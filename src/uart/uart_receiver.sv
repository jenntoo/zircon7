==> flow/design.v <==
module uart_receiver #(
    parameter integer CLOCK_RATE = 25_000_000,
    parameter integer BAUD_RATE  = 115200
) (
    input logic clk,
    input logic uart_rx,
    input logic reset,
    output logic [7:0] data,
    output logic data_valid
);
  localparam integer SampleRate = CLOCK_RATE / BAUD_RATE;
  localparam integer SampleRateWidth = $clog2(SampleRate) + 1;
  typedef enum bit [0:0] {
    WaitForStart,
    ShiftBits
  } state_t;
  wire start_bit_edge;
  wire _unused_rising_edge;
  state_t state;
  logic [2:0] data_index;
  logic [SampleRateWidth-1:0] sampling_timer;
  edge_detector #(
      .HOLD_COUNT(SampleRate / 2 - 1)
  ) edge_detector_inst (
      .clk(clk),
      .reset(reset),
      .signal(uart_rx),
      .rising(_unused_rising_edge),
      .falling(start_bit_edge)
  );
  always_ff @(posedge clk) begin
    case (state)
      WaitForStart: begin
        if (start_bit_edge) begin
          state <= ShiftBits;
          data_index <= 0;
          data_valid <= 0;
          sampling_timer <= 0;
        end
      end
      ShiftBits: begin
        if (sampling_timer == SampleRateWidth'(SampleRate)) begin
          sampling_timer   <= 0;
          data[data_index] <= uart_rx;
          if (data_index == 7) begin
            state <= WaitForStart;
            data_valid <= 1;
          end else data_index <= data_index + 1;
        end else begin
          sampling_timer <= sampling_timer + 1;
        end
      end
      default: begin
      end
    endcase
    if (reset) begin
      state <= WaitForStart;
      data_valid <= 0;
    end
  end
endmodule
module edge_detector #(
    parameter integer HOLD_COUNT = 31
) (
    input logic clk,
    input logic reset,
    input logic signal,
    output logic rising,
    output logic falling
);
  localparam integer CounterWidth = $clog2(HOLD_COUNT) + 1;
  logic last_value;
  logic [CounterWidth-1:0] counter;
  always_ff @(posedge clk) begin
    rising  <= 0;
    falling <= 0;
    if (last_value != signal) begin
      if (counter == CounterWidth'(HOLD_COUNT)) begin
        counter <= 0;
      end else begin
        counter <= CounterWidth'(HOLD_COUNT);
      end
    end else if (counter != CounterWidth'(HOLD_COUNT)) begin
      counter <= counter + 1;
    end
    if (counter == CounterWidth'(HOLD_COUNT - 1)) begin
      if (signal == 1) begin
        rising <= 1;
      end else begin
        falling <= 1;
      end
    end
    if (reset) begin
      counter <= CounterWidth'(HOLD_COUNT);
      rising  <= 0;
      falling <= 0;
    end
    last_value <= signal;
  end
endmodule
Reports on uart_receiver
What the tools print for uart_receiver, step after step.
Lines are those of the file above, counted from 1.
Operators carry their Yosys type and port widths (W data, S select, Z words).
Library cell names are shortened.
Not given: -
- top module: uart_receiver
- clock port: clk
- standard-cell library: sky130hd
- library corner: tt_025C_1v80

Word level
Yosys after proc, flatten, opt, wreduce and memory -nomap, before mapping. Memory bits, and registers merged into a memory's read port (data or address), are not among the register bits. Print and check cells are not counted. Equal cells are merged and count once.
- bits in writable memories: 0
- clocked read ports x word width at 0
- noted bits in latches: 0
- bits in registers: 32
- output and inout bits at 9
- bits in read-only memories at 0
- memories kept: 0
- shift operators: 2
- order comparisons at 0
- noted div/mod/pow operators: 0
- noted $mul: 0
- bitwise gates (word level) at 5
- reduce/logical cells: 5
- noted $add $sub $neg: 4
- noted eq/ne operators: 10
- noted muxes and demuxes: 21
- operators by type and width (kind ; number):
    $mux W8 ; 4
    $pmux W9 S2 ; 1
    $mux W9 ; 2
    $eq A8 B7 Y1 const B ; 2
    $add A9 B1 Y9 const B ; 1
    $eq A9 B8 Y1 const B ; 1
    $mux W3 ; 3
    $shift A1 B4 Y8 ; 1
    $shift A1 B4 Y8 const A ; 1
    $add A8 B1 Y8 const B ; 1
    $ne A8 B7 Y1 const B ; 1
    $and A8 B8 Y8 ; 1
    $or A8 B8 Y8 ; 1
    $not A8 Y8 ; 1
    $mux W7 ; 1
    $mux W1 ; 7
    $ne A2 B1 Y1 const B ; 3
    $reduce_and A3 Y1 ; 2
    $pmux W3 S2 ; 1
    $neg A3 Y4 ; 1
    $pmux W1 S2 ; 2
    $add A3 B1 Y3 const B ; 1
    $eq A3 B3 Y1 const B ; 1
    $not A1 Y1 ; 2
    $ne A2 B2 Y1 const B ; 1
    $reduce_and A2 Y1 ; 1
    $reduce_bool A2 Y1 ; 1
    $reduce_or A2 Y1 ; 1
    $ne A1 B1 Y1 ; 1

Depth
Longest topological path by Yosys (ltp), each cell counted once; first at word level (registers and memories cut), then after technology mapping (sequential cells cut; the memories' decode and read muxes count).
- word-level depth at 7
- ABC_AREA: 0
- depth in mapped cells: 6
- noted mapped depth without buffers: 5

Netlist
The flow's flattened synthesis, as Yosys stat reports it; memories are mapped. The netlist is that of the ABC_AREA named above (0 if unset); the other value can give another one.
- sequential part of the area: 840.8 um^2
- flip-flops: 32
- mapped area at 1724.2 um^2
- cell count at 162
- cell types (cell ; number):
    edfxtp_1 ; 20
    dfxtp_1 ; 12
    ha_1 ; 8
    nand2_1 ; 17
    mux2_2 ; 4
    nand3_1 ; 9
    o31ai_1 ; 6
    nor4b_1 ; 4
    o2bb2ai_1 ; 4
    a211oi_1 ; 4
    nor2_1 ; 8
    xnor2_1 ; 3
    xor2_1 ; 3
    and2_1 ; 4
    o21ai_0 ; 5
    inv_1 ; 6
    a21oi_1 ; 4
    o211a_1 ; 2
Not listed: further types 26, cells in them 39.
By module: a second synthesis without flattening, with its own total; a netlist apart from the flattened one above.
- cells (unflattened synthesis) at 159
- area total of the unflattened synthesis: 1742.9 um^2
Each row is one instance without its submodules.
- modules (module ; area (um^2) ; instances ; cells):
    uart_receiver ; 1176.1 ; 1 ; 99
    edge_detector (HOLD_COUNT=107) ; 566.8 ; 1 ; 60

Path before layout
OpenSTA on the mapped netlist: ideal clock, no wires. The path of least setup slack (recovery checks aside). Input and output delay are each 20% of the period. Register names are those of the netlist, which keeps one name where synthesis merged equal registers.
- path type: register to register
- start point: register data_index[0]
- end point: register data[6]
- time at the first pin: 0 ps
- noted driving pins on the path: 7
- required time at 1950 ps
- delay of the path at 1980 ps
- noted slack: 230 ps
- data arrival time: 1720 ps
- noted library setup time: 260 ps
- period: 2210 ps
- synthesis period reached: 1980 ps
"delay of the path" = arrival - input delay + setup time.
"driving pins on the path": output pins that drive a net of the path, with the launching flip-flop's if there is one; two outputs of one cell count as two.
"synthesis period reached" is the clock period less the worst setup slack; recovery checks do not enter. This is arithmetic on one report: input and output delays are still those of the set period (20% each).
Between the ends stands the longest chain of elaborated cells between them, by number of cells; it is not shown to be the way that was timed. Of several equally long chains one is given.
A line is the first line of the expression or statement that the cell stems from. Yosys adds cells for indexed reads and writes and turns some case tables into memories.
- path through: edfxtp_1 -> clkbuf_1 -> inv_1 -> ha_1 -> xnor2_1 -> nor4b_1 -> mux2_2
- length of the longest elaborated chain: 7
- elaborated cells on any way between the ends: 8
- noted RTL lines with such cells: 3
- those cells by class: add/sub: 1; shift: 2; mux: 2; logic: 3
- RTL lines, path after synthesis (item ; RTL line ; RTL):
    from (decl) ; 20 ; logic [2:0] data_index;
    from (assign) ; 36 ; data_index <= 0;
    from (assign) ; 48 ; end else data_index <= data_index + 1;
    $neg A3 Y4 ; 44 ; data[data_index] <= uart_rx;
    $shift A1 B4 Y8 ; 44 ;
    $not A8 Y8 ; 44 ;
    $and A8 B8 Y8 ; 44 ;
    $or A8 B8 Y8 ; 44 ;
    $mux W8 ; 42 ; if (sampling_timer == SampleRateWidth'(SampleRate)) begin
    $mux W8 ; 32 ; case (state)
    to (assign) ; 44 ;
    to (decl) ; 8 ; output logic [7:0] data,

Timing after layout
Path of least setup slack in the final report of run 1 (OpenROAD, finished layout, wires in). Where an end is a register, its clock arrival counts in the times.
The report prints the path's times to 10 ps; the period is as set.
- path type: register to register
- start point: register sampling_timer[1]
- end point: register data_index[0]
- required time at 3000 ps
- period: 3080 ps
- noted slack: 720 ps
- noted library setup time: 370 ps
- time at the first pin: 270 ps
- noted driving pins on the path: 6
- data arrival time: 2280 ps
Between the ends stands the longest chain of elaborated cells between them, by number of cells; it is not shown to be the way that was timed. Of several equally long chains one is given.
A register here has more assigning lines than the two given.
The path ends at the enable pin of a flip-flop; only ways to that pin are counted.
- path through: edfxtp_1 -> inv_1 -> ha_1 -> nor4b_1 -> nand2_1 -> o41ai_1
- length of the longest elaborated chain: 3
- elaborated cells on any way between the ends: 3
- noted RTL lines with such cells: 1
- those cells by class: eq/ne: 2; reduce/logical: 1
- RTL lines, path after layout (item ; RTL line ; RTL):
    from (decl) ; 21 ; logic [SampleRateWidth-1:0] sampling_timer;
    from (assign) ; 38 ; sampling_timer <= 0;
    from (assign) ; 50 ; sampling_timer <= sampling_timer + 1;
    $eq A9 B8 Y1 ; 42 ; if (sampling_timer == SampleRateWidth'(SampleRate)) begin
    $ne A2 B1 Y1 ; - ;
    $reduce_and A3 Y1 ; - ;
    to (assign) ; 36 ; data_index <= 0;
    to (assign) ; 48 ; end else data_index <= data_index + 1;
    to (decl) ; 20 ; logic [2:0] data_index;

==> runs of uart_receiver <==
Stored flow runs of uart_receiver (2 of them; Yosys, OpenROAD, sky130hd). They differ in their settings and are not a sequence. Constraints: input delay and output delay 20% of the set period each, output load 0.01 pF.
"clock period reached" = clock period - worst setup slack. The figure is calculated, with input and output delays left at 20% of the set period.
"power" is the tool's figure for a default switching activity; nothing was simulated.

Run 1
Settings were period_ns = 3.08; CORE_UTILIZATION = 33; PLACE_DENSITY_LB_ADDON = 0.04; CELL_PAD_IN_SITES_GLOBAL_PLACEMENT = 1; CELL_PAD_IN_SITES_DETAIL_PLACEMENT = 2; ABC_AREA = 0; SLEW_MARGIN = 5; MIN_ROUTING_LAYER = met2; CAP_MARGIN = 20; CORE_MARGIN = 2
- Yosys chip area after synthesis at 1724.2 um^2
- die footprint: 5818.6 um^2
- noted the standard-cell area of the final layout: 1988.2 um^2
- noted the setup slack of the worst path: 721 ps
- worst hold slack after layout: 475 ps
- noted the power: 1186 uW
- clock period reached: 2359 ps

Run 2
Settings were period_ns = 2.64; CORE_UTILIZATION = 43; PLACE_DENSITY_LB_ADDON = 0.2; CORE_ASPECT_RATIO = 0.72; CELL_PAD_IN_SITES_DETAIL_PLACEMENT = 1; CTS_CLUSTER_SIZE = 75; MAX_ROUTING_LAYER = met4; CAP_MARGIN = 20; CORE_MARGIN = 2; SLEW_MARGIN = 20
- Yosys chip area after synthesis at 1724.2 um^2
- die footprint: 4539.0 um^2
- noted the standard-cell area of the final layout: 1999.4 um^2
- noted the setup slack of the worst path: 337 ps
- worst hold slack after layout: 476 ps
- noted the power: 1456 uW
- clock period reached: 2303 ps
