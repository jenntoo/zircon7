==> flow/design.v <==
module uart_transmitter #(
    parameter integer BAUD_RATE  = 115200,
    parameter integer CLOCK_RATE = 25_000_000
) (
    input var clk,
    input var have_new_data,
    input var [7:0] new_data,
    output var uart_tx,
    output var ready_for_new_data
);
  localparam integer ClockDivider = CLOCK_RATE / BAUD_RATE;
  localparam integer DividerSize = $clog2(ClockDivider);
  logic [DividerSize-1:0] divider = DividerSize'(ClockDivider - 1);
  logic [10:0] data = 11'b00000000001;
  logic [3:0] data_index = 0;
  always_comb begin
    ready_for_new_data = data_index == 10 ? 1 : 0;
    uart_tx = data[data_index];
  end
  always_ff @(posedge clk) begin
    if (divider == DividerSize'(ClockDivider - 1)) begin
      if (data_index != 10) data_index <= data_index + 1;
      divider <= 0;
    end else begin
      divider <= divider + 1;
    end
    if (data_index == 10 && have_new_data) begin
      data <= {2'b11, new_data, 1'b0};
      data_index <= 4'd0;
    end
  end
endmodule
=== Step by step through the tools: uart_transmitter ===
The steps from the RTL of uart_transmitter to its reports follow in flow order.
Line numbers count from 1 in the design file above.
Library cell names are shortened.
A cell with - has no value.

* Top module: uart_transmitter
* Clock port: clk
* Cell library: sky130hd
* Timing corner: tt_025C_1v80

=== After elaboration ===
Counts by Yosys on the flattened word-level netlist (proc, flatten, opt, wreduce; memories kept). Register bits leave out memories and registers merged into their read ports (data or address); mux counts leave out enables and synchronous resets folded into registers. Print and check cells are left out. Cells with the same type and inputs are merged into one.

* Memory bits (read-only): 0
* Register bits: 22
* Word-level cells: 12
* Memories: 0
* RAM bits: 0
* Clocked read ports x word width: 0
* Input bits: 10
* Output and inout bits: 2
* Bits in latches: 0

* $lt $le $gt $ge: 0
* Add/subtract/negate cells: 2
* Bitwise operators: 0
* Multiply operators: 0
* Reductions and logical operators: 2
* Divide/modulo/power cells: 0
* Eq/ne operators: 3
* Shift-type cells: 1
* Multiplexer cells: 1

{| class="wikitable"
|+ Operator list
! cell !! count
|-
| 11-bit by 4-bit variable part select with 1-bit output || 1
|-
| 8-bit by 1-bit adder with 8-bit output with constant B || 1
|-
| 8-bit == test with constant B || 1
|-
| 4-bit by 1-bit adder with 4-bit output with constant B || 1
|-
| 4-bit == test with constant B || 1
|-
| 4-bit != test with constant B || 1
|-
| 2-bit AND reduction || 1
|-
| 1-bit logical AND || 1
|-
| 1-bit two-way mux || 1
|}

=== Depth ===
Depth = most cells in a row (Yosys ltp): at word level without a register or memory, in the mapped netlist without a sequential cell, where the memories' decode and read muxes count.

* Depth in word-level cells: 2
* ABC_AREA: 0
* Depth in mapped cells: 7
* Gate-level depth less buffers: 6

=== Synthesis result ===
Yosys stat after the flow's synthesis: flattened, memories mapped to cells. It holds for the ABC_AREA given above (unset counts as 0); a run with the other value may have another netlist.
The area totals of this step are shown rounded.

{| class="wikitable"
|+ Cells by type
! cell !! count !! area in all (µm²)
|-
| edfxtp_1 || 10 || 300.288
|-
| dfxtp_1 || 12 || 240.23
|-
| ha_1 || 4 || 50.048
|-
| mux2_2 || 3 || 33.782
|-
| mux2i_1 || 3 || 30.029
|-
| and3b_1 || 3 || 26.275
|-
| nand3_1 || 5 || 25.024
|-
| mux4_2 || 1 || 22.522
|-
| nand3b_1 || 3 || 22.522
|-
| nor2_1 || 6 || 22.522
|-
| inv_1 || 5 || 18.768
|-
| nor2b_1 || 3 || 18.768
|-
| a22o_1 || 2 || 17.517
|-
| and4_1 || 2 || 17.517
|-
| xnor2_1 || 2 || 17.517
|-
| xor2_1 || 2 || 17.517
|-
| o21ai_0 || 3 || 15.014
|-
| buf_6 || 1 || 11.261
|}

Not listed: further types 16, cells in them 19.

* Mapped cells: 89
* Mapped flip-flops: 22
* Buffers: 3
* Sequential part of the area: 540.5 µm²
* Synthesis area: 1,023 µm²

=== Worst setup path after synthesis ===
Path of least setup slack by OpenSTA after synthesis, without wires, with an ideal clock, recovery checks aside; 20% of the period is set as input and as output delay. Where synthesis merged equal registers, the netlist keeps one of their names.

* Kind: register to output
* Start point: reg data_index[0]
* End point: out uart_tx
* Stages on the path: 5
* Setup slack: 0.163 ns
* Arrival: 1.373 ns
* Buffers on the path: 1
* Period: 1.92 ns
* Output delay: 0.384 ns
* Time at the first pin: 0.000 ns
* Required time: 1.536 ns
* Path delay: 1.373 ns
* Period reached after synthesis: 1.757 ns

"path delay" is the arrival time less input delay plus setup time.
At an output port there is no setup time.
"stages on the path" counts driving pins, that of a launching flip-flop among them; a cell with two outputs on the path counts twice.
"period reached after synthesis" = period - worst setup slack (recovery checks aside). The figure is calculated, with input and output delays left at 20% of the set period.
Between the ends stands the longest chain of elaborated cells between them, by number of cells; it is not shown to be the way that was timed. Of several equally long chains one is given.
A line is the first line of the expression or statement that the cell stems from. Yosys adds cells for indexed reads and writes and turns some case tables into memories.

* Cells stage by stage: dfxtp_1 > buf_6 > mux4_2 > or2_1 > a32o_1
* Cells in the longest elaborated chain: 1
* Elaborated cells between the ends (all ways): 1
* RTL lines with such cells: 1
* Classes of those cells: 1 x shift

{| class="wikitable"
|+ RTL lines, path after synthesis
! element !! RTL line !! source
|-
| start: declaration || 15 || <nowiki>logic [3:0] data_index = 0;</nowiki>
|-
| start: assignment || 22 || <nowiki>if (data_index != 10) data_index <= data_index + 1;</nowiki>
|-
| start: assignment || 29 || <nowiki>data_index <= 4'd0;</nowiki>
|-
| 11-bit by 4-bit variable part select with 1-bit output || 18 || <nowiki>uart_tx = data[data_index];</nowiki>
|-
| end: declaration || 8 || <nowiki>output var uart_tx,</nowiki>
|}

=== Timing after layout ===
From the final timing report of stored run 1: the path of least setup slack in the routed layout; clock arrival at registers is part of the times.

* Kind: register to output
* Start point: reg data_index[0]
* End point: out uart_tx
* Output delay: 0.24 ns
* Time at the first pin: 0.30 ns
* Buffers on the path: 1
* Arrival: 1.70 ns
* Required time: 0.98 ns
* Period: 1.22 ns
* Setup slack: -0.73 ns
* Stages on the path: 5

Between the ends stands the longest chain of elaborated cells between them, by number of cells; it is not shown to be the way that was timed. Of several equally long chains one is given.

* Cells stage by stage: dfxtp_2 > mux4_2 > or2_1 > a32o_1 > buf_2
* Cells in the longest elaborated chain: 1
* Elaborated cells between the ends (all ways): 1
* RTL lines with such cells: 1
* Classes of those cells: 1 x shift

{| class="wikitable"
|+ RTL lines, path after layout
! element !! RTL line !! source
|-
| start: declaration || 15 || <nowiki>logic [3:0] data_index = 0;</nowiki>
|-
| start: assignment || 22 || <nowiki>if (data_index != 10) data_index <= data_index + 1;</nowiki>
|-
| start: assignment || 29 || <nowiki>data_index <= 4'd0;</nowiki>
|-
| 11-bit by 4-bit variable part select with 1-bit output || 18 || <nowiki>uart_tx = data[data_index];</nowiki>
|-
| end: declaration || 8 || <nowiki>output var uart_tx,</nowiki>
|}

==> results <==
uart_transmitter through Yosys and OpenROAD on sky130hd: 2 stored runs, unordered, with their settings and measured results. The constraints put input and output delay at 20% of the set period each and load the outputs with 0.01 pF.
"achieved clock period" = clock period - worst setup slack. The figure is calculated, with input and output delays left at 20% of the set period.
"worst setup path time" means the part of the period allowed to the worst setup path (the constraints hold back 20% at inputs and 20% at outputs) less its slack; where the path has registers, the arrival times of their clocks count too.
"power" is the tool's figure for a default switching activity; nothing was simulated.
Values from the reports are rounded here.

Stored run 1
==> flow/run.sh <==
#!/bin/bash
# the make line also repeats the synthesis and layout settings of config.mk as NAME=value (left out here)
make -C /OpenROAD-flow-scripts/flow DESIGN_CONFIG=/design/flow/config.mk WORK_HOME=/design/flow/orfs CLKGATE_MAP_FILE= finish
==> flow/config.mk <==
export PLATFORM = sky130hd
export DESIGN_NAME = uart_transmitter
export DESIGN_NICKNAME = uart_transmitter
export VERILOG_FILES = /design/flow/design.v
export SDC_FILE = /design/flow/constraint.sdc
export NUM_CORES = 4
export LEC_CHECK = 0
export CAP_MARGIN = 20
export CORE_MARGIN = 2
export CORE_UTILIZATION = 40
export SLEW_MARGIN = 20
==> flow/constraint.sdc <==
create_clock -name core_clock -period 1.22 [get_ports {clk}]
set_input_delay 0.2440 -clock core_clock [delete_from_list [all_inputs] [get_ports {clk}]]
set_output_delay 0.2440 -clock core_clock [all_outputs]
set_load 0.01 [all_outputs]

==> results of stored run 1 <==
chip area after synthesis (Yosys): 1,023 µm²
die area: 2,980 µm²
standard-cell area of the final layout: 1,629 µm²
utilization: 66.4 %
worst setup slack after layout: -0.729 ns
total negative slack: -6.399 ns
worst hold slack: 0.480 ns
power: 1.145 mW
achieved clock period: 1.949 ns
worst setup path time: 1.70 ns
worst setup path kind: register to output

Stored run 2
==> flow/run.sh <==
#!/bin/bash
# the make line also repeats the synthesis and layout settings of config.mk as NAME=value (left out here)
make -C /OpenROAD-flow-scripts/flow DESIGN_CONFIG=/design/flow/config.mk WORK_HOME=/design/flow/orfs CLKGATE_MAP_FILE= finish
==> flow/config.mk <==
export PLATFORM = sky130hd
export DESIGN_NAME = uart_transmitter
export DESIGN_NICKNAME = uart_transmitter
export VERILOG_FILES = /design/flow/design.v
export SDC_FILE = /design/flow/constraint.sdc
export NUM_CORES = 4
export LEC_CHECK = 0
export CAP_MARGIN = 20
export CELL_PAD_IN_SITES_DETAIL_PLACEMENT = 2
export CORE_MARGIN = 10
export CORE_UTILIZATION = 16
export CTS_CLUSTER_DIAMETER = 393
export CTS_CLUSTER_SIZE = 12
export MAX_ROUTING_LAYER = met4
export PLACE_DENSITY_LB_ADDON = 0.21
export SLEW_MARGIN = 20
==> flow/constraint.sdc <==
create_clock -name core_clock -period 1.41 [get_ports {clk}]
set_input_delay 0.2820 -clock core_clock [delete_from_list [all_inputs] [get_ports {clk}]]
set_output_delay 0.2820 -clock core_clock [all_outputs]
set_load 0.01 [all_outputs]

==> results of stored run 2 <==
chip area after synthesis (Yosys): 1,023 µm²
die area: 9,996 µm²
standard-cell area of the final layout: 1,615 µm²
utilization: 25.7 %
worst setup slack after layout: -0.586 ns
total negative slack: -3.283 ns
worst hold slack: 0.454 ns
power: 1.293 mW
achieved clock period: 1.996 ns
worst setup path time: 1.71 ns
worst setup path kind: register to output
